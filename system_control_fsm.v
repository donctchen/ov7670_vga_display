==> flow/design.v <==
`timescale 1ns/1ns
module system_control_fsm (
input wire clk,  
input wire reset,
input wire locked,  
input wire ov7670_setup_done,
input wire testmode,
output wire start_capture,
output wire start_ov7670_hw_setup,
output wire [5:0] control_state,  
output wire ready_display
);
localparam FSM_START = 0;
localparam FSM_START_SET = 1;
localparam FSM_SETUP_OV7670 = 2;
localparam FSM_VGA_DISPLAY = 3;
localparam FSM_TIMER = 4;
reg ready_display_reg = 0;
reg [2:0] CONTROL_FSM_state = 0;
reg [31:0] timer = 0;
reg [2:0] FSM_return_state = 0;
reg start_capture_reg = 0;
reg start_ov7670_hw_setup_reg = 0;
reg [5:0] control_state_reg = 3'b000_000;
assign ready_display = ready_display_reg;
assign start_capture = start_capture_reg;
assign control_state = control_state_reg;  
assign start_ov7670_hw_setup = start_ov7670_hw_setup_reg;
always @(posedge clk or negedge reset) begin
    if (!reset) begin
        CONTROL_FSM_state <= #1 FSM_START;
    end
    else begin
    case (CONTROL_FSM_state)
        FSM_START: begin
            ready_display_reg <= #1 1'b0;
            if (testmode) begin
                CONTROL_FSM_state <= #1 FSM_VGA_DISPLAY;                
                end
            else begin
                CONTROL_FSM_state <= #1 FSM_TIMER;
                timer <= #1 50;
                FSM_return_state <= #1 FSM_START_SET;
            end               
            control_state_reg <= #1 6'b000_001;                        
        end
        FSM_START_SET: begin
            CONTROL_FSM_state <= #1 FSM_TIMER;
            timer <= #1 1;
            FSM_return_state <= #1 FSM_SETUP_OV7670;
            start_ov7670_hw_setup_reg <= #1 1'b1;
            control_state_reg <= #1 6'b000_011;   
        end
        FSM_SETUP_OV7670: begin                
            start_ov7670_hw_setup_reg <= #1 1'b0;  
            if (ov7670_setup_done || testmode) begin
                CONTROL_FSM_state <= #1 FSM_TIMER;
                FSM_return_state <= #1 FSM_VGA_DISPLAY;                    
                timer <= #1 7500000;  
            end
            else begin
                CONTROL_FSM_state <= #1 FSM_SETUP_OV7670;
            end
            control_state_reg <= #1 6'b001_111;
        end
        FSM_VGA_DISPLAY: begin                
            ready_display_reg <= #1 1'b1;
            start_capture_reg <= #1 1'b1;   
            control_state_reg <= #1 6'b111_111;
        end
        FSM_TIMER: begin                
            CONTROL_FSM_state <= #1 (timer == 0) ? FSM_return_state : FSM_TIMER;
            timer <= #1 (timer == 0) ? 0 : timer - 1;
            control_state_reg <= #1 6'b101_010;
        end
        default: begin
            CONTROL_FSM_state <= #1 FSM_START;    
        end
    endcase
    end
end
endmodule
-- Tool chain data of system_control_fsm
The steps from the RTL of system_control_fsm to its reports follow in flow order.
Lines are those of the file above, counted from 1.
Cell names lack the library's common part.
A cell with -- has no value.
- design top: system_control_fsm
- clock input: clk
- library: sky130hd
- corner: tt_025C_1v80

-- After elaboration
Counts by Yosys on the flattened word-level netlist (proc, flatten, opt, wreduce; memories kept). Register bits leave out memories and registers merged into their read ports (data or address). Print and check cells are left out. Cells with the same type and inputs are merged into one.
- reduce/logical cells: 14
- add/sub/neg operators: 1
- equality and inequality tests at 6
- multiplexer cells at 14
- operators with widths (kind ; count):
    parallel mux 32 bit (select 4 bit) ; 1
    two-way mux 32 bit ; 3
    subtractor 32 x 1 -> 32 bit with constant B ; 1
    logical NOT 32 bit ; 1
    parallel mux 6 bit (select 5 bit) ; 1
    parallel mux 3 bit (select 5 bit) ; 1
    two-way mux 3 bit ; 5
    parallel mux 3 bit (select 3 bit) ; 1
    AND reduction 2 bit ; 4
    AND reduction 4 bit ; 2
    equality test 3 x 2 -> 1 bit with constant B ; 2
    nonzero test 5 bit ; 1
    inequality test 2 bit with constant B ; 2
    nonzero test 2 bit ; 2
    nonzero test 4 bit ; 1
    parallel mux 1 bit (select 2 bit) ; 2
    equality test 3 x 1 -> 1 bit with constant B ; 1
    equality test 3 bit with constant B ; 1
    logical NOT 3 bit ; 1
    nonzero test 3 bit ; 1
    logical OR 1 bit ; 1
- register bits after elaboration at 47

-- Longest topological paths
Longest topological path by Yosys (ltp), each cell counted once; first at word level (registers and memories cut), then after technology mapping (sequential cells cut; the memories' decode and read muxes count).
- word-level depth: 3
- ABC_AREA: 0
- noted mapped depth: 8

-- Synthesis result
Yosys stat after the flow's synthesis: flattened, memories mapped to cells. It holds for the ABC_AREA given above (unset counts as 0); a run with the other value may have another netlist.
- cell types (cell ; count):
    edfxtp_1 ; 43
    xnor2_1 ; 21
    nor2_1 ; 28
    dfrtp_1 ; 3
    o21ai_0 ; 13
    nor4_1 ; 10
    nor3_1 ; 12
    nand2_1 ; 12
    and2_1 ; 6
    or4_1 ; 5
    xor2_1 ; 4
    ha_1 ; 2
    o22ai_1 ; 4
    or4_4 ; 2
    a21oi_1 ; 4
    buf_2 ; 4
    mux2i_1 ; 2
    clkbuf_1 ; 5
Other cell types: 25; their cells: 42.
- noted flip-flops: 46
- noted standard cells after synthesis: 222
- chip area (Yosys) at 2436.1 um^2

-- Timing after synthesis
Path of least setup slack by OpenSTA after synthesis, without wires, with an ideal clock, recovery checks aside; 20% of the period is set as input and as output delay. Where synthesis merged equal registers, the netlist keeps one of their names.
- kind: reg2reg
- start point: reg CONTROL_FSM_state[0]
- end point: reg timer[0]
- noted stages: 6
- noted path delay: 2809 ps
- period at 3080 ps
- arrival at 2388 ps
- buffers on the path: 1
- noted library setup time: 421 ps
- noted path slack: 271 ps
- noted synthesis period reached: 2809 ps
"path delay" = arrival - input delay + setup time.
"stages" counts driving pins, that of a launching flip-flop among them; a cell with two outputs on the path counts twice.
"synthesis period reached" = period - worst setup slack (recovery checks aside). The figure is calculated, with input and output delays left at 20% of the set period.
Between the ends stands the longest chain of elaborated cells between them, by number of cells; it is not shown to be the way that was timed. Of several equally long chains one is given.
A line is the first line of the expression or statement that the cell stems from. Yosys adds cells for indexed reads and writes and turns some case tables into memories.
A register here has more assigning lines than the two given.
The path ends at the enable pin of a flip-flop; only ways to that pin are counted.
- cells stage by stage: dfrtp_1 clkbuf_1 o21ai_0 and2_1 o21ai_0 nor2_1
- length of the longest elaborated chain at 3
- noted elaborated cells on any way between the ends: 8
- noted RTL lines with such cells: 1
- those cells by class: 5 x eq/ne; 3 x reduce/logical
- RTL lines, path after synthesis (what ; line ; text):
    from (decl) ; 19 ; reg [2:0] CONTROL_FSM_state = 0;
    from (assign) ; 31 ; CONTROL_FSM_state <= #1 FSM_START;
    from (assign) ; 72 ; CONTROL_FSM_state <= #1 (timer == 0) ? FSM_return_state : FSM_TIMER;
    equality test 3 bit ; 34 ; case (CONTROL_FSM_state)
    nonzero test 4 bit ; -- ;
    AND reduction 4 bit ; -- ;
    to (assign) ; 42 ; timer <= #1 50;
    to (assign) ; 73 ; timer <= #1 (timer == 0) ? 0 : timer - 1;
    to (decl) ; 20 ; reg [31:0] timer = 0;

-- Worst path after layout
Path of least setup slack in the final report of run 1 (OpenROAD, finished layout, wires in). Where an end is a register, its clock arrival counts in the times.
The path's times are printed in steps of 10 ps; the period is the one set.
- kind: reg2reg
- start point: reg timer[13]
- end point: reg timer[17]
- noted library setup time: 280 ps
- arrival at 3370 ps
- noted stages: 6
- buffers on the path: 0
- noted path slack: 2050 ps
- period at 5400 ps
Between the ends stands the longest chain of elaborated cells between them, by number of cells; it is not shown to be the way that was timed. Of several equally long chains one is given.
A register here has more assigning lines than the two given.
- cells stage by stage: edfxtp_1 or4_4 nor3_1 nand4_1 nand2_1 o21ai_0
- length of the longest elaborated chain at 3
- noted elaborated cells on any way between the ends: 4
- those cells by class: 1 x add/sub; 2 x mux; 1 x reduce/logical
- RTL lines, path after layout (what ; line ; text):
    from (decl) ; 20 ; reg [31:0] timer = 0;
    from (assign) ; 42 ; timer <= #1 50;
    from (assign) ; 73 ; timer <= #1 (timer == 0) ? 0 : timer - 1;
    subtractor 32 x 1 -> 32 bit ; 73 ;
    two-way mux 32 bit ; 73 ;
    parallel mux 32 bit (select 4 bit) ; 34 ; case (CONTROL_FSM_state)
    to (assign) ; 42 ;
    to (assign) ; 73 ;
    to (decl) ; 20 ;

--- measured runs ---
Flow measurements of system_control_fsm on sky130hd: 2 stored runs with different settings, listed in no order. Input and output delays are each 20% of the period that was set; the output load is 0.01 pF.
"clock period achieved" is the run's clock period less its worst setup slack. It is reckoned from that one timing run; input and output delays stay at 20% of the period that was set.
"power": no workload was simulated; the value follows from the tool's default switching activity.

Run 1

==> flow/run.sh <==
#!/bin/bash
# the make line also repeats the synthesis and layout settings of config.mk as NAME=value (left out here)
make -C /OpenROAD-flow-scripts/flow DESIGN_CONFIG=/design/flow/config.mk WORK_HOME=/design/flow/orfs CLKGATE_MAP_FILE= finish
==> flow/config.mk <==
export PLATFORM = sky130hd
export DESIGN_NAME = system_control_fsm
export DESIGN_NICKNAME = system_control_fsm
export VERILOG_FILES = /design/flow/design.v
export SDC_FILE = /design/flow/constraint.sdc
export NUM_CORES = 4
export LEC_CHECK = 0
export CAP_MARGIN = 20
export CORE_MARGIN = 4
export CORE_UTILIZATION = 29
export CTS_CLUSTER_DIAMETER = 331
export CTS_CLUSTER_SIZE = 98
export GPL_TIMING_DRIVEN = 1
export MAX_ROUTING_LAYER = met5
export MIN_ROUTING_LAYER = met1
export PLACE_DENSITY_LB_ADDON = 0.04
export SETUP_SLACK_MARGIN = 0.15
export SLEW_MARGIN = 20
export TNS_END_PERCENT = 25
==> flow/constraint.sdc <==
create_clock -name core_clock -period 5.4 [get_ports {clk}]
set_input_delay 1.0800 -clock core_clock [delete_from_list [all_inputs] [get_ports {clk}]]
set_output_delay 1.0800 -clock core_clock [all_outputs]
set_load 0.01 [all_outputs]

Measured in run 1:
- area of the standard cells in the finished layout at 2746.4 um^2
- noted the power: 1.526 mW
- die footprint at 9931.1 um^2
- noted the final setup TNS: 0 ps
- noted the cell area after synthesis: 2436.1 um^2
- clock period achieved: 3347 ps
- noted the worst slack on setup checks: 2053 ps

Run 2

==> flow/run.sh <==
#!/bin/bash
# the make line also repeats the synthesis and layout settings of config.mk as NAME=value (left out here)
make -C /OpenROAD-flow-scripts/flow DESIGN_CONFIG=/design/flow/config.mk WORK_HOME=/design/flow/orfs CLKGATE_MAP_FILE= finish
==> flow/config.mk <==
export PLATFORM = sky130hd
export DESIGN_NAME = system_control_fsm
export DESIGN_NICKNAME = system_control_fsm
export VERILOG_FILES = /design/flow/design.v
export SDC_FILE = /design/flow/constraint.sdc
export NUM_CORES = 4
export LEC_CHECK = 0
export ABC_AREA = 0
export CAP_MARGIN = 20
export CELL_PAD_IN_SITES_DETAIL_PLACEMENT = 2
export CORE_MARGIN = 6
export CORE_UTILIZATION = 46
export GPL_ROUTABILITY_DRIVEN = 1
export GPL_TIMING_DRIVEN = 1
export PLACE_DENSITY = 0.76
export SLEW_MARGIN = 35
==> flow/constraint.sdc <==
create_clock -name core_clock -period 3.77 [get_ports {clk}]
set_input_delay 0.7540 -clock core_clock [delete_from_list [all_inputs] [get_ports {clk}]]
set_output_delay 0.7540 -clock core_clock [all_outputs]
set_load 0.01 [all_outputs]

Measured in run 2:
- area of the standard cells in the finished layout at 2701.3 um^2
- noted the power: 2.280 mW
- die footprint at 7185.9 um^2
- noted the final setup TNS: 0 ps
- noted the cell area after synthesis: 2436.1 um^2
- clock period achieved: 3045 ps
- noted the worst slack on setup checks: 725 ps
--- end ---
