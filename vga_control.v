==> flow/design.v <==
`timescale 1ns/1ns
module vga_control(
    input wire sys_clk,  
    input wire clk25,   
    input wire reset,
    input wire [11:0] ram_output_data,  
    input wire ready_display,   
    output wire [16:0] read_RAM_address, 
    output wire [3:0] vga_red,  
    output wire [3:0] vga_green,
    output wire [3:0] vga_blue,
    output wire vga_hsync,
    output wire vga_vsync,
    input wire testmode
);
reg [3:0] vga_red_reg;
reg [3:0] vga_green_reg;
reg [3:0] vga_blue_reg;
reg hsync_reg = 0;
reg vsync_reg = 0;
reg [9:0] hcount = 0;
reg [9:0] vcount = 0;
reg [16:0] read_RAM_address_reg;
assign read_RAM_address = read_RAM_address_reg;
assign vga_red = vga_red_reg;
assign vga_green = vga_green_reg;
assign vga_blue = vga_blue_reg;
assign vga_hsync = hsync_reg;
assign vga_vsync = vsync_reg;
always @(posedge clk25 or negedge reset) begin
    if (!reset) begin
        read_RAM_address_reg <= #1 {17{1'b0}};    
        hcount <= #1 1'b0;
        vcount <= #1 1'b0;
        vga_red_reg <= #1 4'b0000;
        vga_green_reg <= #1 4'b0000;
        vga_blue_reg <= #1 4'b0000;
    end
    else begin
        hcount <= #1 (hcount == 799)? 0: hcount + 1;    
        hsync_reg <= #1 (hcount >= 659 && hcount <=755)? 0 : 1;   
        if (hcount == 699)
            vcount <= #1 (vcount == 524) ? 0 : vcount + 1;
        vsync_reg <= #1 (vcount == 494) ? 0 : 1;
        if (hcount < 320 && vcount < 240) begin
            if (testmode) begin
                vga_red_reg <= #1 4'b0111;
                vga_green_reg <= #1 4'b0111;
                vga_blue_reg <= #1 4'b0111; 
            end
            else begin                
                vga_red_reg[3:0] <= #1 ram_output_data[11:8];
                vga_green_reg[3:0] <= #1 ram_output_data[7:4];
                vga_blue_reg[3:0] <= #1 ram_output_data[3:0];
            read_RAM_address_reg <= #1 hcount + 320*vcount + 1;
            end
        end
        else begin
            vga_red_reg <= #1 4'b0000;
            vga_green_reg <= #1 4'b0000;
            vga_blue_reg <= #1 4'b0000; 
        end
        if (vcount >= 240) 
            read_RAM_address_reg <= #1 0;
    end    
end
endmodule
== From RTL to reports: vga_control ==
The steps from the RTL of vga_control to its reports follow in flow order.
Lines are those of the file above, counted from 1.
Operators carry their Yosys type and port widths (W data, S select, Z words).
The mark n/a stands for no value.
Set-up
  design top: vga_control
  clock input: clk25
  library: sky130hd
  corner: tt_025C_1v80

== Elaborated design ==
Source: Yosys, flattened and elaborated, memories not mapped. Widths are those after wreduce. Registers that Yosys merges into a memory's read port (data or address) are not register bits. Print and check cells do not count. Equal cells are merged and count once.
Word-level totals
  register bits after elaboration: 51
  input bits: 17
  output and inout bits: 31
  elaborated cells: 40
Cells by class
  add/sub/neg operators: 4
  $mul: 1
  magnitude comparators: 5
  eq/ne operators: 5
  mux-type cells: 13
  reductions and logical operators: 4
Operators by type and width (number)
  $mux W17: 3
  $mul A3 B10 Y11 const A: 1
  $eq A10 B10 Y1 const B: 3
  $mux W4: 6
  $add A10 B1 Y10 const B: 2
  $mux W10: 2
  $add A10 B17 Y17: 1
  $add A17 B1 Y17 const B: 1
  $ge A10 B10 Y1 const B: 1
  $le A10 B10 Y1 const B: 1
  $ge A10 B8 Y1 const B: 1
  $lt A10 B8 Y1 const B: 1
  $lt A10 B9 Y1 const B: 1
  $eq A10 B9 Y1 const B: 1
  $logic_and A1 B1 Y1: 2
  $ne A2 B1 Y1 const B: 1
  $reduce_and A2 Y1: 1
  $reduce_bool A2 Y1: 1
  $mux W1: 2

== Logic depth ==
Yosys ltp: most cells in a row. Word level: on the elaborated netlist, between registers, memories and ports. Mapped: between sequential cells and ports; inverters and the memories' decode and read muxes count.
Depth
  word-level depth: 6
  ABC_AREA: 0
  mapped depth: 9
  mapped depth without buffers: 9

== Netlist ==
The flow's flattened synthesis, as Yosys stat reports it; memories are mapped. The netlist is that of the ABC_AREA named above (0 if unset); the other value can give another one.
Cell types
  sky130_fd_sc_hd__dfrtp_1: number 49, area in all 1.23E+03 um^2
  sky130_fd_sc_hd__ha_1: number 23, area in all 287.776 um^2
  sky130_fd_sc_hd__xor2_1: number 16, area in all 140.134 um^2
  sky130_fd_sc_hd__nor2_1: number 35, area in all 131.376 um^2
  sky130_fd_sc_hd__o21ai_0: number 22, area in all 110.106 um^2
  sky130_fd_sc_hd__nand2_1: number 28, area in all 105.101 um^2
  sky130_fd_sc_hd__xnor2_1: number 10, area in all 87.584 um^2
  sky130_fd_sc_hd__nand3_1: number 13, area in all 65.062 um^2
  sky130_fd_sc_hd__edfxtp_1: number 2, area in all 60.058 um^2
  sky130_fd_sc_hd__nor3_1: number 8, area in all 40.038 um^2
  sky130_fd_sc_hd__a22o_1: number 4, area in all 35.034 um^2
  sky130_fd_sc_hd__inv_1: number 9, area in all 33.782 um^2
  sky130_fd_sc_hd__a211oi_1: number 4, area in all 30.029 um^2
  sky130_fd_sc_hd__clkbuf_1: number 8, area in all 30.029 um^2
  sky130_fd_sc_hd__a2111oi_0: number 3, area in all 26.275 um^2
  sky130_fd_sc_hd__and4_1: number 3, area in all 26.275 um^2
  sky130_fd_sc_hd__nand4_1: number 4, area in all 25.024 um^2
  sky130_fd_sc_hd__nor2b_1: number 4, area in all 25.024 um^2
Other cell types: 29; their cells: 46.
Synthesis totals
  cells in the netlist: 291
  synthesis area: 0.0028477 mm^2
  sequential part of the area: 0.0012862 mm^2
  flip-flops: 51
  buffer cells: 9

== Path before layout ==
Path of least setup slack by OpenSTA after synthesis, without wires, with an ideal clock, recovery checks aside; 20% of the period is set as input and as output delay. Where synthesis merged equal registers, the netlist keeps one of their names.
Path post-synthesis
  path kind: register to register
  start: register vcount[1]
  end: register read_RAM_address_reg[16]
  clock period: 3.23 ns
  library setup time: 0.127 ns
  launch time at the first pin: 0.000 ns
  data arrival time: 2.854 ns
  required time: 3.103 ns
  path slack: 0.250 ns
  delay of the path: 2.981 ns
  driving pins on the path: 10
  buffers on the path: 0
  period reached after synthesis: 2.98 ns
"delay of the path" = arrival - input delay + setup time.
"driving pins on the path" counts driving pins, that of a launching flip-flop among them; a cell with two outputs on the path counts twice.
"period reached after synthesis" = period - worst setup slack (recovery checks aside). The figure is calculated, with input and output delays left at 20% of the set period.
Between the ends stands the longest chain of elaborated cells between them, by number of cells; it is not shown to be the way that was timed. Of several equally long chains one is given.
Each line given opens the expression or statement behind the cell; cells for indexed reads and writes are added by Yosys, which also makes memories of some case tables.
At most two assigning lines are given for a register; there are more.
Between the ends, post-synthesis
  path through: sky130_fd_sc_hd__dfrtp_1 -> sky130_fd_sc_hd__ha_1 -> sky130_fd_sc_hd__ha_1 -> sky130_fd_sc_hd__fa_1 -> sky130_fd_sc_hd__a211oi_1 -> sky130_fd_sc_hd__nor2_1 -> sky130_fd_sc_hd__a2111oi_0 -> sky130_fd_sc_hd__nand4_1 -> sky130_fd_sc_hd__mux2i_1 -> sky130_fd_sc_hd__nand3_1
  length of the longest elaborated chain: 6
  elaborated cells between the ends (all ways): 12
  RTL lines with such cells: 4
  classes of those cells: 2 x add/sub; 1 x mul; 2 x compare; 1 x eq/ne; 3 x mux; 3 x reduce/logical
RTL lines, path post-synthesis
  start, declared: RTL line 22  | reg [9:0] vcount = 0;
  start, assigned: RTL line 34  | vcount <= #1 1'b0;
  start, assigned: RTL line 43  | vcount <= #1 (vcount == 524) ? 0 : vcount + 1;
  $mul A3 B10 Y11: RTL line 55  | read_RAM_address_reg <= #1 hcount + 320*vcount + 1;
  $add A10 B17 Y17: RTL line 55
  $add A17 B1 Y17: RTL line 55
  $mux W17: RTL line 46  | if (testmode) begin
  $mux W17: RTL line 45  | if (hcount < 320 && vcount < 240) begin
  $mux W17: RTL line 63  | if (vcount >= 240)
  end, assigned: RTL line 55
  end, assigned: RTL line 64  | read_RAM_address_reg <= #1 0;
  end, declared: RTL line 23  | reg [16:0] read_RAM_address_reg;

== Worst path after layout ==
From the final timing report of run 1: the path of least setup slack in the routed layout; clock arrival at registers is part of the times.
Path after layout
  path kind: register to register
  start: register vcount[1]
  end: register read_RAM_address_reg[16]
  clock period: 2.88 ns
  library setup time: 0.11 ns
  launch time at the first pin: 0.30 ns
  data arrival time: 3.04 ns
  required time: 3.07 ns
  path slack: 0.03 ns
  driving pins on the path: 11
  buffers on the path: 1
Between the ends stands the longest chain of elaborated cells between them, by number of cells; it is not shown to be the way that was timed. Of several equally long chains one is given.
At most two assigning lines are given for a register; there are more.
Between the ends, after layout
  path through: sky130_fd_sc_hd__dfrtp_1 -> sky130_fd_sc_hd__ha_1 -> sky130_fd_sc_hd__ha_1 -> sky130_fd_sc_hd__fa_1 -> sky130_fd_sc_hd__a211oi_2 -> sky130_fd_sc_hd__nor2_1 -> sky130_fd_sc_hd__a2111oi_1 -> sky130_fd_sc_hd__buf_4 -> sky130_fd_sc_hd__nand4_1 -> sky130_fd_sc_hd__mux2i_1 -> sky130_fd_sc_hd__nand3_1
  length of the longest elaborated chain: 6
  elaborated cells between the ends (all ways): 12
  RTL lines with such cells: 4
  classes of those cells: 2 x add/sub; 1 x mul; 2 x compare; 1 x eq/ne; 3 x mux; 3 x reduce/logical
RTL lines, path after layout
  start, declared: RTL line 22  | reg [9:0] vcount = 0;
  start, assigned: RTL line 34  | vcount <= #1 1'b0;
  start, assigned: RTL line 43  | vcount <= #1 (vcount == 524) ? 0 : vcount + 1;
  $mul A3 B10 Y11: RTL line 55  | read_RAM_address_reg <= #1 hcount + 320*vcount + 1;
  $add A10 B17 Y17: RTL line 55
  $add A17 B1 Y17: RTL line 55
  $mux W17: RTL line 46  | if (testmode) begin
  $mux W17: RTL line 45  | if (hcount < 320 && vcount < 240) begin
  $mux W17: RTL line 63  | if (vcount >= 240)
  end, assigned: RTL line 55
  end, assigned: RTL line 64  | read_RAM_address_reg <= #1 0;
  end, declared: RTL line 23  | reg [16:0] read_RAM_address_reg;

Settings and measured results of 2 stored flow runs for module vga_control (sky130hd), not sorted in any way. The constraints put input and output delay at 20% of the set period each and load the outputs with 0.01 pF.

Run 1
==> flow/run.sh <==
#!/bin/bash
# the make line also repeats the synthesis and layout settings of config.mk as NAME=value (left out here)
make -C /OpenROAD-flow-scripts/flow DESIGN_CONFIG=/design/flow/config.mk WORK_HOME=/design/flow/orfs CLKGATE_MAP_FILE= finish
==> flow/config.mk <==
export PLATFORM = sky130hd
export DESIGN_NAME = vga_control
export DESIGN_NICKNAME = vga_control
export VERILOG_FILES = /design/flow/design.v
export SDC_FILE = /design/flow/constraint.sdc
export NUM_CORES = 4
export LEC_CHECK = 0
export CAP_MARGIN = 40
export CELL_PAD_IN_SITES_DETAIL_PLACEMENT = 1
export CELL_PAD_IN_SITES_GLOBAL_PLACEMENT = 1
export CORE_MARGIN = 2
export CORE_UTILIZATION = 34
export PLACE_DENSITY_LB_ADDON = 0.09
export SETUP_SLACK_MARGIN = -0.2
export SLEW_MARGIN = 20
==> flow/constraint.sdc <==
create_clock -name core_clock -period 2.88 [get_ports {clk25}]
set_input_delay 0.5760 -clock core_clock [delete_from_list [all_inputs] [get_ports {clk25}]]
set_output_delay 0.5760 -clock core_clock [all_outputs]
set_load 0.01 [all_outputs]

==> results of run 1 <==
chip area after synthesis (Yosys): 0.0028477 mm^2
die area: 0.0091241 mm^2
utilization: 0.446
worst setup slack after layout: 0.025 ns
total negative slack: 0.000 ns

Run 2
==> flow/run.sh <==
#!/bin/bash
# the make line also repeats the synthesis and layout settings of config.mk as NAME=value (left out here)
make -C /OpenROAD-flow-scripts/flow DESIGN_CONFIG=/design/flow/config.mk WORK_HOME=/design/flow/orfs CLKGATE_MAP_FILE= finish
==> flow/config.mk <==
export PLATFORM = sky130hd
export DESIGN_NAME = vga_control
export DESIGN_NICKNAME = vga_control
export VERILOG_FILES = /design/flow/design.v
export SDC_FILE = /design/flow/constraint.sdc
export NUM_CORES = 4
export LEC_CHECK = 0
export CAP_MARGIN = 20
export CORE_MARGIN = 2
export CORE_UTILIZATION = 40
export SLEW_MARGIN = 20
==> flow/constraint.sdc <==
create_clock -name core_clock -period 2.84 [get_ports {clk25}]
set_input_delay 0.5680 -clock core_clock [delete_from_list [all_inputs] [get_ports {clk25}]]
set_output_delay 0.5680 -clock core_clock [all_outputs]
set_load 0.01 [all_outputs]

==> results of run 2 <==
chip area after synthesis (Yosys): 0.0028477 mm^2
die area: 0.0078101 mm^2
utilization: 0.54
worst setup slack after layout: 0.163 ns
total negative slack: 0.000 ns
